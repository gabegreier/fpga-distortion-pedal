==> flow/design.v <==
module wm8731_config(
    input  wire clock,         
    input  wire reset,         
    output reg  I2C_SCLK,
    inout       I2C_SDAT
);
    localparam [6:0] DEVICE_ADDR = 7'h1A;   
    localparam [7:0] ADDR_W      = {DEVICE_ADDR, 1'b0};  
    localparam integer DIV = 250;
    reg [15:0] div_cnt;
    wire tick = (div_cnt == (DIV-1));
    reg sda_drive_low;                
    assign I2C_SDAT = sda_drive_low ? 1'b0 : 1'bz;
    wire sda_in = I2C_SDAT;
    localparam integer NREG = 11;
    reg [15:0] rom [0:NREG-1];
    initial begin
        rom[0]  = {7'h0F, 9'h000};    
        rom[1]  = {7'h06, 9'h000};
        rom[2]  = {7'h00, 9'h010};    
        rom[3]  = {7'h01, 9'h010};    
        rom[4]  = {7'h02, 9'h079};    
        rom[5]  = {7'h03, 9'h079};    
        rom[6]  = {7'h04, 9'h012};
        rom[7]  = {7'h05, 9'h000};
        rom[8]  = {7'h07, 9'h042};
        rom[9]  = {7'h08, 9'h000};
        rom[10] = {7'h09, 9'h001};
    end
    localparam [3:0]
        ST_IDLE      = 4'd0,
        ST_START_A   = 4'd1,
        ST_START_B   = 4'd2,
        ST_LOAD_BYTE = 4'd3,
        ST_BIT_LOW   = 4'd4,
        ST_BIT_HIGH  = 4'd5,
        ST_ACK_LOW   = 4'd6,
        ST_ACK_HIGH  = 4'd7,
        ST_STOP_A    = 4'd8,
        ST_STOP_B    = 4'd9,
        ST_NEXT      = 4'd10,
        ST_DONE      = 4'd11;
    reg [3:0] state;
    reg [3:0] reg_idx;
    reg [1:0] byte_idx;       
    reg [7:0] tx_byte;
    reg [2:0] bit_idx;        
    reg nack_seen;            
    reg [19:0] startup_cnt;
    wire startup_done = (startup_cnt == 20'd1_000_000);  
    always @(posedge clock or posedge reset) begin
        if (reset) div_cnt <= 16'd0;
        else if (tick)     div_cnt <= 16'd0;
        else               div_cnt <= div_cnt + 16'd1;
    end
    always @(posedge clock or posedge reset) begin
        if (reset) begin
            I2C_SCLK       <= 1'b1;
            sda_drive_low  <= 1'b0;
            state          <= ST_IDLE;
            reg_idx        <= 4'd0;
            byte_idx       <= 2'd0;
            bit_idx        <= 3'd7;
            tx_byte        <= 8'h00;
            nack_seen      <= 1'b0;
            startup_cnt    <= 20'd0;
        end else begin
            if (!startup_done)
                startup_cnt <= startup_cnt + 20'd1;
            if (tick) begin
                case (state)
                    ST_IDLE: begin
                        I2C_SCLK      <= 1'b1;
                        sda_drive_low <= 1'b0;
                        if (startup_done) begin
                            reg_idx  <= 4'd0;
                            byte_idx <= 2'd0;
                            state    <= ST_START_A;
                        end
                    end
                    ST_START_A: begin
                        I2C_SCLK      <= 1'b1;
                        sda_drive_low <= 1'b0;    
                        state         <= ST_START_B;
                    end
                    ST_START_B: begin
                        I2C_SCLK      <= 1'b1;
                        sda_drive_low <= 1'b1;    
                        byte_idx      <= 2'd0;
                        nack_seen     <= 1'b0;
                        state         <= ST_LOAD_BYTE;
                    end
                    ST_LOAD_BYTE: begin
                        I2C_SCLK <= 1'b0;  
                        if (byte_idx == 2'd0) begin
                            tx_byte <= ADDR_W;
                        end else if (byte_idx == 2'd1) begin
                            tx_byte <= {rom[reg_idx][15:9], rom[reg_idx][8]};
                        end else begin
                            tx_byte <= rom[reg_idx][7:0];
                        end
                        bit_idx <= 3'd7;
                        state   <= ST_BIT_LOW;
                    end
                    ST_BIT_LOW: begin
                        I2C_SCLK <= 1'b0;
                        if (tx_byte[bit_idx] == 1'b0)
                            sda_drive_low <= 1'b1;
                        else
                            sda_drive_low <= 1'b0;
                        state <= ST_BIT_HIGH;
                    end
                    ST_BIT_HIGH: begin
                        I2C_SCLK <= 1'b1;
                        if (bit_idx == 0)
                            state <= ST_ACK_LOW;
                        else begin
                            bit_idx <= bit_idx - 3'd1;
                            state   <= ST_BIT_LOW;
                        end
                    end
                    ST_ACK_LOW: begin
                        I2C_SCLK      <= 1'b0;
                        sda_drive_low <= 1'b0;  
                        state         <= ST_ACK_HIGH;
                    end
                    ST_ACK_HIGH: begin
                        I2C_SCLK <= 1'b1;
                        if (sda_in == 1'b1) begin
                            nack_seen <= 1'b1;
                            state     <= ST_STOP_A;
                        end else if (byte_idx == 2'd2) begin
                            state <= ST_STOP_A;
                        end else begin
                            byte_idx <= byte_idx + 2'd1;
                            state    <= ST_LOAD_BYTE;
                        end
                    end
                    ST_STOP_A: begin
                        I2C_SCLK      <= 1'b0;
                        sda_drive_low <= 1'b1;  
                        state         <= ST_STOP_B;
                    end
                    ST_STOP_B: begin
                        I2C_SCLK      <= 1'b1;
                        sda_drive_low <= 1'b0;  
                        state         <= ST_NEXT;
                    end
                    ST_NEXT: begin
                        if (nack_seen) begin
                            byte_idx <= 2'd0;
                            state    <= ST_START_A;
                        end else if (reg_idx == (NREG-1)) begin
                            state <= ST_DONE;
                        end else begin
                            reg_idx  <= reg_idx + 4'd1;
                            byte_idx <= 2'd0;
                            state    <= ST_START_A;
                        end
                    end
                    ST_DONE: begin
                        I2C_SCLK      <= 1'b1;
                        sda_drive_low <= 1'b0;
                        state         <= ST_DONE;
                    end
                    default: state <= ST_IDLE;
                endcase
            end
        end
    end
endmodule
From RTL to reports: wm8731_config

What the tools print for wm8731_config, step after step.
Line numbers count from 1 in the design file above.
Operators carry their Yosys type and port widths (W data, S select, Z words).
Cell names lack the library's common part.
Not given: -

Top module: wm8731_config
Clock: clock
Standard-cell library: sky130hd
Library corner: tt_025C_1v80

Word level

Yosys after proc, flatten, opt, wreduce and memory -nomap, before mapping. Memory bits, and registers merged into a memory's read port (data or address), are not among the register bits. Print and check cells are not counted. Equal cells are merged and count once.
Memory sizes are those after Yosys's memory passes, which may raise the word count (mostly to a power of two), join words into wider ones and drop unused or constant bits.

Word-level cells: 90
Output and inout bits: 2
Bits in read-only memories: 110
Register bits: 60
Input bits: 2
Memories kept: 1

Memory list:

| name | words | width | rd ports | wr ports | line | source |
| rom  | 11    | 10    | 1        | 0        | 16   | `reg [15:0] rom [0:NREG-1];` |

Equality and inequality tests: 24
$add $sub $neg: 5
Shifts and indexed selects: 1
Reductions and logical operators: 21
Muxes and demuxes: 28

Operator list:

| cell                    | count |
| $pmux W4 S12            | 1 |
| $mux W4                 | 8 |
| $add A20 B1 Y20 const B | 1 |
| $eq A20 B20 Y1 const B  | 1 |
| $eq A4 B4 Y1 const B    | 5 |
| $add A16 B1 Y16 const B | 1 |
| $eq A16 B8 Y1 const B   | 1 |
| $eq A4 B3 Y1 const B    | 4 |
| $mux W16                | 1 |
| $mux W8                 | 2 |
| $ne A2 B2 Y1 const B    | 7 |
| $mux W2                 | 6 |
| $reduce_and A2 Y1       | 4 |
| $reduce_bool A2 Y1      | 4 |
| $eq A4 B2 Y1 const B    | 2 |
| $shiftx A8 B3 Y1        | 1 |
| $pmux W4 S2             | 1 |
| $pmux W2 S4             | 1 |
| $reduce_or A7 Y1        | 1 |
| $reduce_and A3 Y1       | 2 |
| $reduce_and A6 Y1       | 1 |
| $pmux W3 S2             | 1 |
| $reduce_and A5 Y1       | 1 |
| $reduce_or A5 Y1        | 1 |
| $add A4 B1 Y4 const B   | 1 |
| $eq A4 B1 Y1 const B    | 1 |
| $logic_not A4 Y1        | 1 |
| $reduce_bool A4 Y1      | 1 |

Not listed: further kinds 14, cells in them 17.

Longest topological paths

Longest topological path by Yosys (ltp), each cell counted once; first at word level (registers and memories cut), then after technology mapping (sequential cells cut; the memories' decode and read muxes count).

Word-level depth: 4
ABC_AREA: 0
Gate-level depth with buffers: 9
Depth with buffers taken out: 7

Netlist

Source: synth_stat.txt of the flow (Yosys; design flattened, memories mapped). It holds for the ABC_AREA given above (unset counts as 0); a run with the other value may have another netlist.

Mapped flip-flops: 59
Sequential area: 1482.7 um^2
Cells in the netlist: 274
Buffer cells: 7
Synthesis area: 2855.2 um^2

Cell types:

| cell type | count | total area (um^2) |
| dfrtp_1   | 54    | 1.35E+03 |
| xnor2_1   | 18    | 157.651 |
| dfstp_2   | 5     | 131.376 |
| nand2_1   | 34    | 127.622 |
| ha_1      | 9     | 112.608 |
| xor2_1    | 12    | 105.101 |
| nor2_1    | 23    | 86.333 |
| nand3_1   | 17    | 85.082 |
| o21ai_0   | 12    | 60.058 |
| and3_1    | 9     | 56.304 |
| inv_1     | 12    | 45.043 |
| nand4_1   | 7     | 43.792 |
| and4_1    | 4     | 35.034 |
| mux2_2    | 3     | 33.782 |
| a2111oi_2 | 2     | 30.029 |
| a21oi_1   | 5     | 25.024 |
| nor2b_1   | 4     | 25.024 |
| nor4_1    | 4     | 25.024 |

Not listed: further types 28, cells in them 40.

Worst setup path after synthesis

OpenSTA on the mapped netlist: ideal clock, no wires. The path of least setup slack (recovery checks aside). Input and output delay are each 20% of the period. Register names are those of the netlist, which keeps one name where synthesis merged equal registers.

Kind: register -> register
Start: register div_cnt[1]
End: register byte_idx[1]
Buffers on the path: 1
Delay of the path: 1792 ps
Setup time: 128 ps
Time at the first pin: 0 ps
Data arrival time: 1664 ps
Driving pins on the path: 9
Period: 1800 ps
Required time: 1672 ps
Slack: 8 ps
Synthesis period reached: 1792 ps

"delay of the path" is the arrival time less input delay plus setup time.
"driving pins on the path": output pins that drive a net of the path, with the launching flip-flop's if there is one; two outputs of one cell count as two.
"synthesis period reached" = period - worst setup slack (recovery checks aside). The figure is calculated, with input and output delays left at 20% of the set period.
Between the ends stands the longest chain of elaborated cells between them, by number of cells; it is not shown to be the way that was timed. Of several equally long chains one is given.
A line is the first line of the expression or statement that the cell stems from. Yosys adds cells for indexed reads and writes and turns some case tables into memories.
A register here has more assigning lines than the two given.

Cells stage by stage: dfrtp_1 -> inv_1 -> ha_1 -> nor3b_1 -> and4_1 -> buf_4 -> nand4_1 -> a21oi_1 -> mux2_1
Length of the longest elaborated chain: 2
Elaborated cells between the ends (all ways): 2
Source lines of those cells: 1
Those cells by class: 1 x eq/ne; 1 x reduce/logical

RTL lines, path after synthesis:

| what              | line | source |
| start, declared   | 10   | `reg [15:0] div_cnt;` |
| start, assigned   | 52   | `if (reset) div_cnt <= 16'd0;` |
| start, assigned   | 54   | `else               div_cnt <= div_cnt + 16'd1;` |
| $eq A16 B8 Y1     | 11   | `wire tick = (div_cnt == (DIV-1));` |
| $reduce_and A6 Y1 | -    |  |
| end, assigned     | 62   | `byte_idx       <= 2'd0;` |
| end, assigned     | 135  | `byte_idx <= byte_idx + 2'd1;` |
| end, declared     | 45   | `reg [1:0] byte_idx;` |

Worst path after layout

From the final timing report of run 1: the path of least setup slack in the routed layout; clock arrival at registers is part of the times.
The report prints the path's times to 10 ps; the period is as set.

Kind: register -> register
Start: register startup_cnt[2]
End: register byte_idx[1]
Slack: 1270 ps
Driving pins on the path: 5
Setup time: 110 ps
Data arrival time: 2430 ps
Required time: 3700 ps
Time at the first pin: 330 ps
Buffers on the path: 0
Period: 3480 ps

Between the ends stands the longest chain of elaborated cells between them, by number of cells; it is not shown to be the way that was timed. Of several equally long chains one is given.
A register here has more assigning lines than the two given.

Cells stage by stage: dfrtp_1 -> nor4_1 -> nand4_1 -> a21oi_1 -> mux2_1
Length of the longest elaborated chain: 3
Elaborated cells between the ends (all ways): 5
Source lines of those cells: 3
Those cells by class: 2 x eq/ne; 2 x mux; 1 x reduce/logical

RTL lines, path post-layout:

| what            | line | source |
| start, declared | 49   | `reg [19:0] startup_cnt;` |
| start, assigned | 66   | `startup_cnt    <= 20'd0;` |
| start, assigned | 69   | `startup_cnt <= startup_cnt + 20'd1;` |
| $eq A20 B20 Y1  | 50   | `wire startup_done = (startup_cnt == 20'd1_000_000);` |
| $mux W2         | 75   | `if (startup_done) begin` |
| $pmux W2 S4     | 71   | `case (state)` |
| end, assigned   | 77   | `byte_idx <= 2'd0;` |
| end, assigned   | 135  | `byte_idx <= byte_idx + 2'd1;` |
| end, declared   | 45   | `reg [1:0] byte_idx;` |

# Flow runs of wm8731_config

wm8731_config through Yosys and OpenROAD on sky130hd: 2 stored runs, unordered, with their settings and measured results. The constraints put input and output delay at 20% of the set period each and load the outputs with 0.01 pF.
By "achieved period" is meant the clock period of the run minus its worst setup slack. This is arithmetic on one report: input and output delays are still those of the set period (20% each).
"worst setup path time" is the time allowed to the run's worst setup path (the clock period less input and output delay, where it has them) less its slack. Clock arrival times count: a late capture clock shortens it, a late launch clock lengthens it.
"total power of the final layout" is the tool's figure for a default switching activity; nothing was simulated.
"worst setup path time" is known to 10 ps.
A setting shown as - is not set for that run.

| name                                  | run 1                | run 2                |
| period_ns                             | 3.48                 | 2.07                 |
| CORE_UTILIZATION                      | 31                   | 40                   |
| SETUP_SLACK_MARGIN                    | 1.01                 | 0.38                 |
| PLACE_DENSITY_LB_ADDON                | 0.12                 | -                    |
| CORE_MARGIN                           | 10                   | 2                    |
| GPL_ROUTABILITY_DRIVEN                | 0                    | -                    |
| CTS_CLUSTER_SIZE                      | 72                   | -                    |
| CTS_CLUSTER_DIAMETER                  | 254                  | -                    |
| MIN_ROUTING_LAYER                     | met1                 | -                    |
| CAP_MARGIN                            | 20                   | 20                   |
| SLEW_MARGIN                           | 20                   | 20                   |
| netlist area reported by Yosys (um^2) | 2855.2               | 2855.2               |
| area of the die (um^2)                | 13449.0              | 7829.6               |
| std-cell area (final layout) (um^2)   | 3214.3               | 3505.9               |
| setup slack of the worst path (ps)    | 1269                 | 297                  |
| total negative setup slack (ps)       | 0                    | 0                    |
| lowest hold slack (ps)                | 479                  | 469                  |
| total power of the final layout (µW)  | 1365                 | 2312                 |
| achieved period (ps)                  | 2211                 | 1773                 |
| worst setup path time (ps)            | 2210                 | 1770                 |
| type of the worst setup path          | register -> register | register -> register |
